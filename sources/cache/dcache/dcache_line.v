==> flow/design.v <==
module	dcache_line
#(
parameter	DATABITS=32,
parameter	ADDRBITS=32,
parameter	CACHEADDRBITS=5,
parameter	BANKNUM=4,
parameter	TTLBITS=8,
parameter	MAXTTL=(2**TTLBITS-1)
)
(
	input	[ADDRBITS-1:0]	dcache_addr,
	input			dcache_rdreq,
	input			dcache_wrreq,
	input	[DATABITS-1:0]	dcache_in,
	output	[DATABITS-1:0]	line_out,
	output			line_out_valid,
	input	[BANKNUM-1:0]	byteenable,
	output	[ADDRBITS-1:0]	line_memory_section,
	output			line_miss,
	output			line_dirty,
	input			flush_mode,
	input			flush_we,
	input	[ADDRBITS-1:0]	flush_addr,
	input	[DATABITS-1:0]	flush_in,
	input			queue_mode,
	input	[ADDRBITS-1:0]	queue_addr,
	input	[DATABITS-1:0]	queue_data,
	input			queue_rdreq,
	input			queue_wrreq,
	input	[BANKNUM-1:0]	queue_byteenable,
	output	[TTLBITS-1:0]	line_ttl,
	input			reset_n,
	input			clk
);
	wire					v_line_miss;
	wire	[ADDRBITS-1:0]			int_addr;
	wire	[CACHEADDRBITS-1:0]		lsb_addr;
	wire	[DATABITS-CACHEADDRBITS-2-1:0]	msb_addr;
	wire	[DATABITS-CACHEADDRBITS-2-1:0]	flush_msb_addr;
	reg	[DATABITS-CACHEADDRBITS-2-1:0]	r_memory_section;	 
	reg					r_line_dirty;
	reg					r_init;			 
	wire					v_line_req;
	reg	[TTLBITS-1:0]			r_line_ttl;
	assign	line_ttl					=r_line_ttl;
	assign	int_addr					=queue_mode?queue_addr:dcache_addr;
	assign	lsb_addr					=int_addr[CACHEADDRBITS+2-1:2];
	assign	msb_addr					=int_addr[DATABITS-1:CACHEADDRBITS+2];
	assign	flush_msb_addr					=flush_addr[DATABITS-1:CACHEADDRBITS+2];
	assign	v_line_miss					=(msb_addr!=r_memory_section)|r_init;
	assign	line_miss					=v_line_miss;
	assign	line_dirty					=r_line_dirty;
	assign	line_out_valid					=(flush_mode=='b0) & !v_line_miss & (queue_mode?queue_rdreq:dcache_rdreq);
	assign	line_memory_section[DATABITS-1:CACHEADDRBITS+2]	=r_memory_section;
	assign	line_memory_section[CACHEADDRBITS+2-1:0]	='b0;
	assign v_line_req					=queue_mode?(queue_wrreq|queue_rdreq):(dcache_wrreq|dcache_rdreq);
	dcache_memblock	
	#(
		.DATABITS		(DATABITS),
		.ADDRBITS		(CACHEADDRBITS),
		.BANKNUM		(BANKNUM)
	) DCACHE_MEMBLOCK0(
		.addr			(lsb_addr),
		.data_in		(queue_mode?queue_data:dcache_in),
		.data_out		(line_out),
		.we			(!v_line_miss & (queue_mode?queue_wrreq:dcache_wrreq)),
		.byteenable		(queue_mode?queue_byteenable:byteenable),
		.flush_mode		(flush_mode),
		.flush_addr		(flush_addr[CACHEADDRBITS+2-1:2]),
		.flush_in		(flush_in),
		.flush_we		(flush_we),
		.reset_n		(reset_n),
		.clk			(clk)
	);	
	always	@(posedge clk or negedge reset_n)
	begin
		if (!reset_n)
		begin
			r_line_dirty		<=1'b0;
			r_init			<=1'b1;
			r_memory_section	<='b0;
			r_line_ttl		<='d0;
		end else begin
			if (flush_mode)
			begin
				r_init		<=1'b0;
				r_line_ttl	<='d0;
				if (flush_we)
				begin
					r_line_dirty		<=1'b0;
					r_memory_section	<=flush_msb_addr;
				end
			end else begin
				if (!v_line_miss)
				begin
					if (r_line_ttl!='d0 & v_line_req) 
					begin
						r_line_ttl<=r_line_ttl-'d1;
					end
				end else begin
					if (r_line_ttl!=MAXTTL & v_line_req)
					begin
						r_line_ttl<=r_line_ttl+'d1;
					end
				end
				if ((queue_mode?queue_wrreq:dcache_wrreq) & !v_line_miss)
				begin
					r_line_dirty		<=!r_init;
				end	
			end
		end	
	end
endmodule
module	dcache_memblock
#(
parameter	DATABITS=32,
parameter	ADDRBITS=5,
parameter	MEMSIZE=2**ADDRBITS,
parameter	BANKNUM=4,
parameter	BANKDATABITS=(DATABITS/BANKNUM)
)
(
	input	[ADDRBITS-1:0]		addr,
	input	[DATABITS-1:0]		data_in,
	output	[DATABITS-1:0]		data_out,
	input				we,
	input	[BANKNUM-1:0]		byteenable,
	input				flush_mode,
	input	[ADDRBITS-1:0]		flush_addr,
	input	[DATABITS-1:0]		flush_in,
	input				flush_we,
	input	[BANKNUM-1:0]		flush_byteenable,
	input				reset_n,
	input				clk
);
	wire	[BANKNUM-1:0]	writeenables;
	wire	[ADDRBITS-1:0]	int_addr;
	wire	[DATABITS-1:0]	int_data;
	assign	writeenables[0]=flush_mode?flush_we:(we&byteenable[0]);
	assign	writeenables[1]=flush_mode?flush_we:(we&byteenable[1]);
	assign	writeenables[2]=flush_mode?flush_we:(we&byteenable[2]);
	assign	writeenables[3]=flush_mode?flush_we:(we&byteenable[3]);
	assign	int_addr=flush_mode?flush_addr:addr;
	assign	int_data=flush_mode?flush_in:data_in;
	spram_32x8	SPRAM0
	(
		.addr		(int_addr),
		.data_out	(data_out[ 7: 0]),
		.data_in	(int_data[ 7: 0]),
		.we		(writeenables[0]),
		.clk		(clk)
	);
	spram_32x8	SPRAM1
	(
		.addr		(int_addr),
		.data_out	(data_out[15: 8]),
		.data_in	(int_data[15: 8]),
		.we		(writeenables[1]),
		.clk		(clk)
	);
	spram_32x8	SPRAM2
	(
		.addr		(int_addr),
		.data_out	(data_out[23:16]),
		.data_in	(int_data[23:16]),
		.we		(writeenables[2]),
		.clk		(clk)
	);
	spram_32x8	SPRAM3
	(
		.addr		(int_addr),
		.data_out	(data_out[31:24]),
		.data_in	(int_data[31:24]),
		.we		(writeenables[3]),
		.clk		(clk)
	);
endmodule
module	spram_32x8
#(
parameter	DATABITS=8,
parameter	ADDRBITS=5,
parameter	MEMSIZE=(2**ADDRBITS)
)
(
	input	[ADDRBITS-1:0]	addr,
	output	[DATABITS-1:0]	data_out,
	input	[DATABITS-1:0]	data_in,
	input		we,
	input		clk
);
	reg	[DATABITS-1:0]	memblock[MEMSIZE-1:0];
	always @(posedge clk)
	begin
		if (we)
		begin
			memblock[addr]<=data_in;
		end
	end
	assign data_out=memblock[addr];
endmodule
== Tool chain data of dcache_line ==
The steps from the RTL of dcache_line to its reports follow in flow order.
Line numbers count from 1 in the design file above.
Cell names lack the library's common part.
Not given: --
Inputs
  top module: dcache_line
  clock port: clk
  standard-cell library: sky130hd
  corner: tt_025C_1v80

== Elaborated design ==
Source: Yosys, flattened and elaborated, memories not mapped. Widths are those after wreduce. Registers that Yosys merges into a memory's read port (data or address) are not register bits. Print and check cells do not count. Equal cells are merged and count once.
Yosys's memory passes give these memory sizes; they may raise the number of words (mostly to a power of two), join words into wider ones and drop unused or constant bits.
Operators by class
  eq/ne operators: 4
  add/sub/neg operators: 2
  bitwise operators: 13
  muxes and demuxes: 31
  reductions and logical operators: 8
Operators with widths (number)
  2-to-1 mux 32 bit: 3
  2-to-1 mux 8 bit: 8
  != test 25 bit: 1
  2-to-1 mux 5 bit: 5
  2-to-1 mux 1 bit: 14
  bitwise AND 1 bit: 9
  adder 8 x 1 -> 8 bit with constant B: 1
  subtractor 8 x 1 -> 8 bit with constant B: 1
  != test 8 bit with constant B: 1
  nonzero test 8 bit: 1
  AND reduction 2 bit: 3
  2-to-1 mux 4 bit: 1
  bitwise OR 1 bit: 3
  != test 3 x 2 -> 1 bit with constant B: 1
  nonzero test 3 bit: 1
  logical NOT 1 bit: 2
  != test 2 x 1 -> 1 bit with constant B: 1
  nonzero test 2 bit: 1
  inverter 1 bit: 1
Word-level totals
  input port bits: 209
  bits in registers: 35
  output and inout bits: 75
  elaborated cells: 66
  memory bits (writable): 1024
  memories: 4
Memory list
  DCACHE_MEMBLOCK0.SPRAM0.memblock: words 32, width 8, rd ports 1, wr ports 1, RTL line 191  | reg [DATABITS-1:0] memblock[MEMSIZE-1:0];
  DCACHE_MEMBLOCK0.SPRAM1.memblock: words 32, width 8, rd ports 1, wr ports 1, RTL line 191
  DCACHE_MEMBLOCK0.SPRAM2.memblock: words 32, width 8, rd ports 1, wr ports 1, RTL line 191
  DCACHE_MEMBLOCK0.SPRAM3.memblock: words 32, width 8, rd ports 1, wr ports 1, RTL line 191

== Depth ==
Longest topological path by Yosys (ltp), each cell counted once; first at word level (registers and memories cut), then after technology mapping (sequential cells cut; the memories' decode and read muxes count).
Depth
  word-level depth: 8
  ABC_AREA: 0
  depth in mapped cells: 15
  gate-level depth less buffers: 13

== Synthesis result ==
Yosys stat after the flow's synthesis: flattened, memories mapped to cells. It holds for the ABC_AREA given above (unset counts as 0); a run with the other value may have another netlist.
Synthesis totals
  mapped area: 42423.2 µm²
  standard cells after synthesis: 2174
  area of sequential cells: 31626.6 µm²
  flip-flop cells: 1059
  buffer cells: 129
Cells by type
  edfxtp_1: number 1024, area in all 3.07E+04 µm²
  mux4_2: number 256, area in all 5765.53 µm²
  dfrtp_1: number 34, area in all 850.816 µm²
  mux2i_1: number 74, area in all 740.71 µm²
  nand2_1: number 187, area in all 701.923 µm²
  nor2_1: number 157, area in all 589.315 µm²
  mux2_2: number 39, area in all 439.171 µm²
  a22oi_1: number 42, area in all 315.302 µm²
  a21oi_1: number 60, area in all 300.288 µm²
  xnor2_1: number 28, area in all 245.235 µm²
  buf_6: number 17, area in all 191.434 µm²
  clkbuf_1: number 49, area in all 183.926 µm²
  buf_2: number 35, area in all 175.168 µm²
  o21ai_0: number 35, area in all 175.168 µm²
  a221oi_1: number 15, area in all 131.376 µm²
  buf_4: number 12, area in all 90.086 µm²
  ha_1: number 6, area in all 75.072 µm²
  nand4_1: number 12, area in all 75.072 µm²
Other cell types: 26; their cells: 92.
By module: a second synthesis without flattening, with its own total; a netlist apart from the flattened one above.
Unflattened totals
  cell total of the unflattened synthesis: 2575
  area total of the unflattened synthesis: 43635.6 µm²
Each row is one instance without its submodules.
Modules
  spram_32x8: times used 4, sequential area 7687.4 µm², cells 568, area 10045.9 µm²
  dcache_line: times used 1, sequential area 877.1 µm², cells 256, area 2802.7 µm²
  dcache_memblock: times used 1, sequential area 0.0 µm², cells 47, area 649.4 µm²

== Timing after synthesis ==
OpenSTA on the mapped netlist: ideal clock, no wires. The path of least setup slack (recovery checks aside). Input and output delay are each 20% of the period. Register names are those of the netlist, which keeps one name where synthesis merged equal registers.
Path after synthesis
  kind: in2reg
  from: input queue_mode
  to: register r_line_ttl[7]
  setup time: 0.125 ns
  arrival: 4.089 ns
  slack: 0.447 ns
  time at the first pin: 0.932 ns
  clock period: 4.66 ns
  data required time: 4.535 ns
  stages: 15
  path buffers: 2
  external input delay: 0.932 ns
  delay of the path: 3.282 ns
  synthesis period reached: 4.213 ns
"delay of the path" = arrival - input delay + setup time.
"stages" counts driving pins, that of a launching flip-flop among them; a cell with two outputs on the path counts twice.
"synthesis period reached" = period - worst setup slack (recovery checks aside). The figure is calculated, with input and output delays left at 20% of the set period.
The rows between start and end are the longest chain of elaborated cells between them; the timing report does not say that the signal goes this way. Where chains are equally long, one stands for them.
Each line given opens the expression or statement behind the cell; cells for indexed reads and writes are added by Yosys, which also makes memories of some case tables.
At most two assigning lines are given for a register; there are more.
On the way, after synthesis
  cells stage by stage: buf_6 buf_6 mux2i_1 xnor2_1 nor4_1 nand4_1 nor2_1 ha_1 a21o_1 a21oi_1 o211ai_1 a21o_1 a211oi_1 o2bb2ai_1 mux2_2
  length of the longest elaborated chain: 5
  elaborated cells on any way between the ends: 13
  source lines of those cells: 7
  classes of those cells: eq/ne: 2; mux: 6; logic: 3; reduce/logical: 2
Ends and longest elaborated chain, after synthesis
  from (decl): RTL line 25  | input queue_mode,
  2-to-1 mux 1 bit: RTL line 56  | assign v_line_req =queue_mode?(queue_wrreq|queue_rdreq):(dcache_wrreq|dcache_rdreq);
  bitwise AND 1 bit: RTL line 96  | if (r_line_ttl!='d0 & v_line_req)
  2-to-1 mux 8 bit: RTL line 96
  2-to-1 mux 8 bit: RTL line 94  | if (!v_line_miss)
  2-to-1 mux 8 bit: RTL line 84  | if (flush_mode)
  to (assign): RTL line 98  | r_line_ttl<=r_line_ttl-'d1;
  to (assign): RTL line 103  | r_line_ttl<=r_line_ttl+'d1;
  to (decl): RTL line 44  | reg [TTLBITS-1:0] r_line_ttl;

== Path in the finished layout ==
Path of least setup slack in the final report of flow run A (OpenROAD, finished layout, wires in). Where an end is a register, its clock arrival counts in the times.
Path after layout
  kind: in2out
  from: input queue_addr[2]
  to: output line_out[14]
  external input delay: 1.06 ns
  data required time: 4.24 ns
  external output delay: 1.06 ns
  arrival: 4.12 ns
  clock period: 5.3 ns
  time at the first pin: 1.06 ns
  slack: 0.12 ns
  path buffers: 6
  stages: 11
The rows between start and end are the longest chain of elaborated cells between them; the timing report does not say that the signal goes this way. Where chains are equally long, one stands for them.
A memory read counts as a cell of the chain, while the word-level depth stops at memories.
On the way, after layout
  cells stage by stage: clkdlybuf4s50_1 mux2i_1 o21ai_4 buf_12 buf_16 bufbuf_16 mux4_2 a22oi_1 nand4_1 buf_4 clkdlybuf4s50_1
  length of the longest elaborated chain: 3
  elaborated cells on any way between the ends: 3
  source lines of those cells: 3
  classes of those cells: mux: 2; memory: 1
Ends and longest elaborated chain, after layout
  from (decl): RTL line 26  | input [ADDRBITS-1:0] queue_addr,
  2-to-1 mux 32 bit: RTL line 46  | assign int_addr =queue_mode?queue_addr:dcache_addr;
  2-to-1 mux 5 bit: RTL line 143  | assign int_addr=flush_mode?flush_addr:addr;
  memory (32 x 8 bit): RTL line 191  | reg [DATABITS-1:0] memblock[MEMSIZE-1:0];
  to (decl): RTL line 15  | output [DATABITS-1:0] line_out,

Ticket comment

Measured data: module dcache_line, platform sky130hd, 2 stored runs of the flow under differing settings, order arbitrary. Input and output delays are each 20% of the period that was set; the output load is 0.01 pF.
"period reached" = clock period - worst setup slack. The figure is calculated, with input and output delays left at 20% of the set period.
"worst path time" is the time allowed to the run's worst setup path (the clock period less input and output delay, where it has them) less its slack. Clock arrival times count: a late capture clock shortens it, a late launch clock lengthens it.

==> flow run A: settings <==
{ "period_ns": 5.3, "CORE_UTILIZATION": 22, "PLACE_DENSITY_LB_ADDON": 0.2, "CORE_MARGIN": 6, "CELL_PAD_IN_SITES_DETAIL_PLACEMENT": 2, "GPL_ROUTABILITY_DRIVEN": 1, "CTS_CLUSTER_DIAMETER": 185, "SLEW_MARGIN": 35, "CAP_MARGIN": 20 }
==> flow run A: results <==
setup slack of the worst path: 0.116 ns
netlist area reported by Yosys: 42423.2 µm²
final utilization: 28.8 %
period reached: 5.184 ns
worst path time: 3.06 ns
class of the worst setup path: in2out
area inside the die boundary: 203514.0 µm²

==> flow run B: settings <==
{ "period_ns": 2.93, "CORE_UTILIZATION": 58, "SETUP_SLACK_MARGIN": -0.07, "PLACE_DENSITY_LB_ADDON": 0.01, "CORE_ASPECT_RATIO": 1.64, "CORE_MARGIN": 7, "TNS_END_PERCENT": 35, "ABC_AREA": 0, "GPL_ROUTABILITY_DRIVEN": 0, "MAX_ROUTING_LAYER": "met5", "CAP_MARGIN": 20, "SLEW_MARGIN": 20 }
==> flow run B: results <==
netlist area reported by Yosys: 42423.2 µm²
final utilization: 77.4 %
area inside the die boundary: 81144.3 µm²
worst path time: 2.48 ns
class of the worst setup path: in2out
period reached: 3.647 ns
setup slack of the worst path: -0.717 ns
